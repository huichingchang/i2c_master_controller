==> flow/design.v <==
module i2c_master(
	input wire clk,   
	input wire rst_n,   
	input wire start,   
	input wire rw,      
	input wire [7:0] data_in,   
	output reg [7:0] data_out,   
	output reg busy,   
	output reg ack_error,   
	output reg scl,    
	output reg sda_out,   
	input wire sda_in    
);
localparam IDLE = 3'd0;
localparam START_COND = 3'd1;
localparam SEND_BYTE = 3'd2;
localparam WAIT_ACK = 3'd3;
localparam STOP_COND = 3'd4;
reg [2:0] state, next_state;
parameter SCL_DIV = 250;   
reg [8:0] clk_div;
wire scl_tick;
assign scl_tick = (clk_div == 0);
reg [7:0] tx_reg;
reg [7:0] rx_reg;
reg [3:0] bit_cnt;
reg sda_dir;
always @( posedge clk or negedge rst_n) begin
	if (!rst_n)
		clk_div <= 0;
	else if (busy)
		clk_div <= (clk_div == 0)? (SCL_DIV-1): clk_div - 1;
	else
		clk_div <= 0;
end
always @(posedge clk or negedge rst_n) begin
	if (!rst_n)
		state <= IDLE;
	else
		state <= next_state;
end
always @(*) begin
	case (state)
		IDLE: next_state = (start)? START_COND : IDLE;
		START_COND: next_state = (scl_tick) ? SEND_BYTE : START_COND;
		SEND_BYTE: next_state = (bit_cnt == 4'd8 && scl_tick && scl == 1'b0) ? WAIT_ACK : SEND_BYTE;
		WAIT_ACK: next_state = (scl_tick && scl == 1'b1) ? STOP_COND : WAIT_ACK;
		STOP_COND: next_state = (scl_tick && scl == 1'b1) ? IDLE : STOP_COND;
		default: next_state = IDLE;
	endcase
end
always @(posedge clk or negedge rst_n) begin
	if (!rst_n)
		scl <= 1'b1;   
	else if (busy && scl_tick)
		scl <= ~scl;
	else if (!busy)
		scl <= 1'b1;
end
always @(posedge clk or negedge rst_n) begin
	if (!rst_n) begin
		tx_reg <= 8'd0;
		rx_reg <= 8'd0;
		bit_cnt <= 4'd0;
		busy <= 1'b0;
		sda_out <= 1'b1;
		data_out <= 8'd0;
		ack_error <= 1'b0;
		sda_dir <= 1'b1;
	end else begin
		case (state)
			IDLE: begin
				busy <= 1'b0;
				sda_out <= 1'b1;
				ack_error <= 1'b0;
			end
			START_COND: begin
				busy <= 1'b1;
				if (scl_tick && scl == 1'b1) begin
					sda_out <= 1'b0;   
					tx_reg <= data_in;   
					bit_cnt <= 4'd0;
					sda_dir <= 1'b1;   
				end
			end
			SEND_BYTE: begin
				if (scl_tick) begin
					if (scl == 1'b0) begin
						sda_out <= tx_reg [7];
						tx_reg <= {tx_reg[6:0],1'b0};   
					end else begin
						bit_cnt <= bit_cnt + 1;
					end
				end
			end
			WAIT_ACK: begin
				if (scl_tick) begin
					if (scl == 1'b0) begin
						sda_dir <= 1'b0;   
					end else if (scl == 1'b1) begin
						if (sda_in) begin
							ack_error <= 1'b1;   
						end
					end
				end
			end
			STOP_COND: begin
				if (scl_tick) begin
					if (scl == 1'b1)
						sda_out <= 1'b1;   
					else
						sda_out <=1'b0;   
					sda_dir <= 1'b1;    
				end
			end
		endcase
	end
end
endmodule
# Reports on i2c_master
# What the tools print for i2c_master, step after step.
# Line numbers count from 1 in the design file above.
# Operators: Yosys type, input widths -> output width; for muxes data width and select width s.
# Library cell names are shortened.
# A cell with - has no value.
[setup] top_module="i2c_master" clk_port="clk" lib="sky130hd" lib_corner="tt_025C_1v80"

# Word level
# Counts by Yosys on the flattened word-level netlist (proc, flatten, opt, wreduce; memories kept). Register bits leave out memories and registers merged into their read ports (data or address). Print and check cells are left out. Cells with the same type and inputs are merged into one.
[classes] reduce_and_logical=14 mux=29 equal=14 add_sub_neg=2 bitwise=1
[op_table] operator="$mux 8" count=3
[op_table] operator="$mux 9" count=2
[op_table] operator="$ne 2x2->1 const B" count=8
[op_table] operator="$pmux 8 s2" count=1
[op_table] operator="$pmux 3 s5" count=1
[op_table] operator="$reduce_and 4->1" count=3
[op_table] operator="$mux 1" count=12
[op_table] operator="$mux 4" count=3
[op_table] operator="$sub 9x1->9 const B" count=1
[op_table] operator="$logic_not 9->1" count=1
[op_table] operator="$pmux 4 s2" count=1
[op_table] operator="$reduce_bool 2->1" count=3
[op_table] operator="$eq 3x2->1 const B" count=2
[op_table] operator="$mux 3" count=2
[op_table] operator="$reduce_and 5->1" count=1
[op_table] operator="$logic_and 1x1->1" count=4
[op_table] operator="$add 4x1->4 const B" count=1
[op_table] operator="$eq 4x4->1 const B" count=1
[op_table] operator="$reduce_bool 4->1" count=1
[op_table] operator="$pmux 1 s4" count=1
[op_table] operator="$pmux 1 s2" count=2
[op_table] operator="$eq 3x1->1 const B" count=1
[op_table] operator="$eq 3x3->1 const B" count=1
[op_table] operator="$logic_not 3->1" count=1
[op_table] operator="$ne 2x1->1 const B" count=1
[op_table] operator="$mux 2" count=1
[op_table] operator="$not 1->1" count=1
[bits] ff_bits=28 elab_cells=68

# Longest topological paths
# Depth = most cells in a row (Yosys ltp): at word level without a register or memory, in the mapped netlist without a sequential cell, where the memories' decode and read muxes count.
[logic_depth] depth_word=5 abc_area=0 depth_mapped=7

# Mapped cells and area
# Source: synth_stat.txt of the flow (Yosys; design flattened, memories mapped). It holds for the ABC_AREA given above (unset counts as 0); a run with the other value may have another netlist.
# Totals and module areas in this step are rounded.
[synth_totals] mapped_cells=146 ffs=30 yosys_area_um2=1555 seq_area_um2=754.5 n_buf=14
[types] type="dfrtp_1" count=27 area_total_um2=675.648
[types] type="mux2_2" count=17 area_total_um2=191.434
[types] type="dfstp_2" count=3 area_total_um2=78.826
[types] type="buf_4" count=8 area_total_um2=60.058
[types] type="nor2_1" count=14 area_total_um2=52.55
[types] type="ha_1" count=3 area_total_um2=37.536
[types] type="a21oi_1" count=6 area_total_um2=30.029
[types] type="nand2_1" count=8 area_total_um2=30.029
[types] type="inv_1" count=7 area_total_um2=26.275
[types] type="xnor2_1" count=3 area_total_um2=26.275
[types] type="o21ai_0" count=5 area_total_um2=25.024
[types] type="or4_1" count=3 area_total_um2=22.522
[types] type="a31oi_1" count=3 area_total_um2=18.768
[types] type="a22o_1" count=2 area_total_um2=17.517
[types] type="xor2_1" count=2 area_total_um2=17.517
[types] type="clkbuf_1" count=4 area_total_um2=15.014
[types] type="nand3b_1" count=2 area_total_um2=15.014
[types] type="nor3_1" count=3 area_total_um2=15.014
# Not listed: further types 24, cells in them 26.

# Path before layout
# Source: OpenSTA report_checks on the synthesized netlist (no wires, ideal clock, input and output delay 20% of the period each), path of least setup slack; recovery checks are left aside. Register names are those of the netlist, which keeps one name where synthesis merged equal registers.
[synth_path] path_type="register to register" from="register clk_div[4]" to="register tx_reg[0]" launch_ns=0.000 arrival_time_ns=2.151 required_ns=2.225 driving_pins=6 slack_ns=0.074 setup_time_ns=0.125 tclk_ns=2.35 path_delay_ns=2.276 synth_period_reached_ns=2.276
# "path_delay_ns" is the arrival time less input delay plus setup time.
# "driving_pins" counts driving pins, that of a launching flip-flop among them; a cell with two outputs on the path counts twice.
# "synth_period_reached_ns" is the clock period less the worst setup slack; recovery checks do not enter. This is arithmetic on one report: input and output delays are still those of the set period (20% each).
# The rows between start and end are the longest chain of elaborated cells between them; the timing report does not say that the signal goes this way. Where chains are equally long, one stands for them.
# Each line given opens the expression or statement behind the cell; cells for indexed reads and writes are added by Yosys, which also makes memories of some case tables.
# At most two assigning lines are given for a register; there are more.
[synth_via] path_cell_list="dfrtp_1 or4_1 buf_2 or4_4 a21oi_2 mux2_2" elab_chain_cells=4
[synth_lines] element="start, declared" line=21 rtl="reg [8:0] clk_div;"
[synth_lines] element="start, assigned" line=30 rtl="clk_div <= 0;"
[synth_lines] element="start, assigned" line=32 rtl="clk_div <= (clk_div == 0)? (SCL_DIV-1): clk_div - 1;"
[synth_lines] element="$logic_not 9->1" line=23 rtl="assign scl_tick = (clk_div == 0);"
[synth_lines] element="$logic_and 1x1->1" line=79 rtl="if (scl_tick && scl == 1'b1) begin"
[synth_lines] element="$mux 8" line=79
[synth_lines] element="$pmux 8 s2" line=71 rtl="case (state)"
[synth_lines] element="end, assigned" line=81 rtl="tx_reg <= data_in;"
[synth_lines] element="end, assigned" line=90 rtl="tx_reg <= {tx_reg[6:0],1'b0};"
[synth_lines] element="end, declared" line=24 rtl="reg [7:0] tx_reg;"

# Path in the finished layout
# From the final timing report of stored run 1: the path of least setup slack in the routed layout; clock arrival at registers is part of the times.
[layout_path] path_type="register to register" from="register clk_div[5]" to="register bit_cnt[2]" tclk_ns=2.24 arrival_time_ns=2.37 slack_ns=0.03 driving_pins=8 required_ns=2.39 setup_time_ns=0.12 launch_ns=0.27
# The rows between start and end are the longest chain of elaborated cells between them; the timing report does not say that the signal goes this way. Where chains are equally long, one stands for them.
# At most two assigning lines are given for a register; there are more.
[layout_via] path_cell_list="dfrtp_1 or4_1 buf_4 buf_4 nor4_2 buf_4 nand2_1 o311ai_0" elab_chain_cells=4
[layout_lines] element="start, declared" line=21 rtl="reg [8:0] clk_div;"
[layout_lines] element="start, assigned" line=30 rtl="clk_div <= 0;"
[layout_lines] element="start, assigned" line=32 rtl="clk_div <= (clk_div == 0)? (SCL_DIV-1): clk_div - 1;"
[layout_lines] element="$logic_not 9->1" line=23 rtl="assign scl_tick = (clk_div == 0);"
[layout_lines] element="$logic_and 1x1->1" line=79 rtl="if (scl_tick && scl == 1'b1) begin"
[layout_lines] element="$mux 4" line=79
[layout_lines] element="$pmux 4 s2" line=71 rtl="case (state)"
[layout_lines] element="end, assigned" line=64 rtl="bit_cnt <= 4'd0;"
[layout_lines] element="end, assigned" line=92 rtl="bit_cnt <= bit_cnt + 1;"
[layout_lines] element="end, declared" line=26 rtl="reg [3:0] bit_cnt;"

Stored flow runs of i2c_master (2 of them; Yosys, OpenROAD, sky130hd). They differ in their settings and are not a sequence. Constraints: input delay and output delay 20% of the set period each, output load 0.01 pF.
"clock_period_reached_ns" is the run's clock period less its worst setup slack. It is reckoned from that one timing run; input and output delays stay at 20% of the period that was set.
"worstPathTime_ns": the worst setup path's part of the clock period (all of it between registers, 20% less for each end at a port) less its slack. A launch clock that arrives late makes it longer, a capture clock that arrives late makes it shorter.
"design_power_mw": no workload was simulated; the value follows from the tool's default switching activity.
Values from the reports are rounded here.

[flow] stored run 1: files
==> flow/run.sh <==
#!/bin/bash
# the make line also repeats the synthesis and layout settings of config.mk as NAME=value (left out here)
make -C /OpenROAD-flow-scripts/flow DESIGN_CONFIG=/design/flow/config.mk WORK_HOME=/design/flow/orfs CLKGATE_MAP_FILE= finish
==> flow/config.mk <==
export PLATFORM = sky130hd
export DESIGN_NAME = i2c_master
export DESIGN_NICKNAME = i2c_master
export VERILOG_FILES = /design/flow/design.v
export SDC_FILE = /design/flow/constraint.sdc
export NUM_CORES = 4
export LEC_CHECK = 0
export CAP_MARGIN = 5
export CELL_PAD_IN_SITES_DETAIL_PLACEMENT = 0
export CORE_MARGIN = 8
export CORE_UTILIZATION = 33
export CTS_CLUSTER_DIAMETER = 184
export CTS_CLUSTER_SIZE = 70
export GPL_ROUTABILITY_DRIVEN = 1
export HOLD_SLACK_MARGIN = 0.04
export SETUP_SLACK_MARGIN = -0.13
export SLEW_MARGIN = 25
==> flow/constraint.sdc <==
create_clock -name core_clock -period 2.24 [get_ports {clk}]
set_input_delay 0.4480 -clock core_clock [delete_from_list [all_inputs] [get_ports {clk}]]
set_output_delay 0.4480 -clock core_clock [all_outputs]
set_load 0.01 [all_outputs]

[flow] stored run 1: metrics
[metrics] clock_period_reached_ns = 2.215
[metrics] worst_hold_slack_ns = 0.493
[metrics] worstPathTime_ns = 2.21
[metrics] path_kind = register to register
[metrics] worst_setup_slack_ns = 0.025
[metrics] final_die_area_um2 = 7166
[metrics] post_route_util_frac = 0.41
[metrics] post_synth_area_um2 = 1555
[metrics] design_power_mw = 2.362
[metrics] total_negative_slack_ns = 0.000
[metrics] layout_stdcell_area_um2 = 1897

[flow] stored run 2: files
==> flow/run.sh <==
#!/bin/bash
# the make line also repeats the synthesis and layout settings of config.mk as NAME=value (left out here)
make -C /OpenROAD-flow-scripts/flow DESIGN_CONFIG=/design/flow/config.mk WORK_HOME=/design/flow/orfs CLKGATE_MAP_FILE= finish
==> flow/config.mk <==
export PLATFORM = sky130hd
export DESIGN_NAME = i2c_master
export DESIGN_NICKNAME = i2c_master
export VERILOG_FILES = /design/flow/design.v
export SDC_FILE = /design/flow/constraint.sdc
export NUM_CORES = 4
export LEC_CHECK = 0
export ABC_AREA = 1
export CAP_MARGIN = 20
export CELL_PAD_IN_SITES_DETAIL_PLACEMENT = 1
export CELL_PAD_IN_SITES_GLOBAL_PLACEMENT = 1
export CORE_ASPECT_RATIO = 1.78
export CORE_MARGIN = 2
export CORE_UTILIZATION = 64
export GPL_TIMING_DRIVEN = 0
export SETUP_SLACK_MARGIN = 0.64
export SLEW_MARGIN = 20
export TNS_END_PERCENT = 20
==> flow/constraint.sdc <==
create_clock -name core_clock -period 3.45 [get_ports {clk}]
set_input_delay 0.6900 -clock core_clock [delete_from_list [all_inputs] [get_ports {clk}]]
set_output_delay 0.6900 -clock core_clock [all_outputs]
set_load 0.01 [all_outputs]

[flow] stored run 2: no final report: placement broke off with GPL-0301
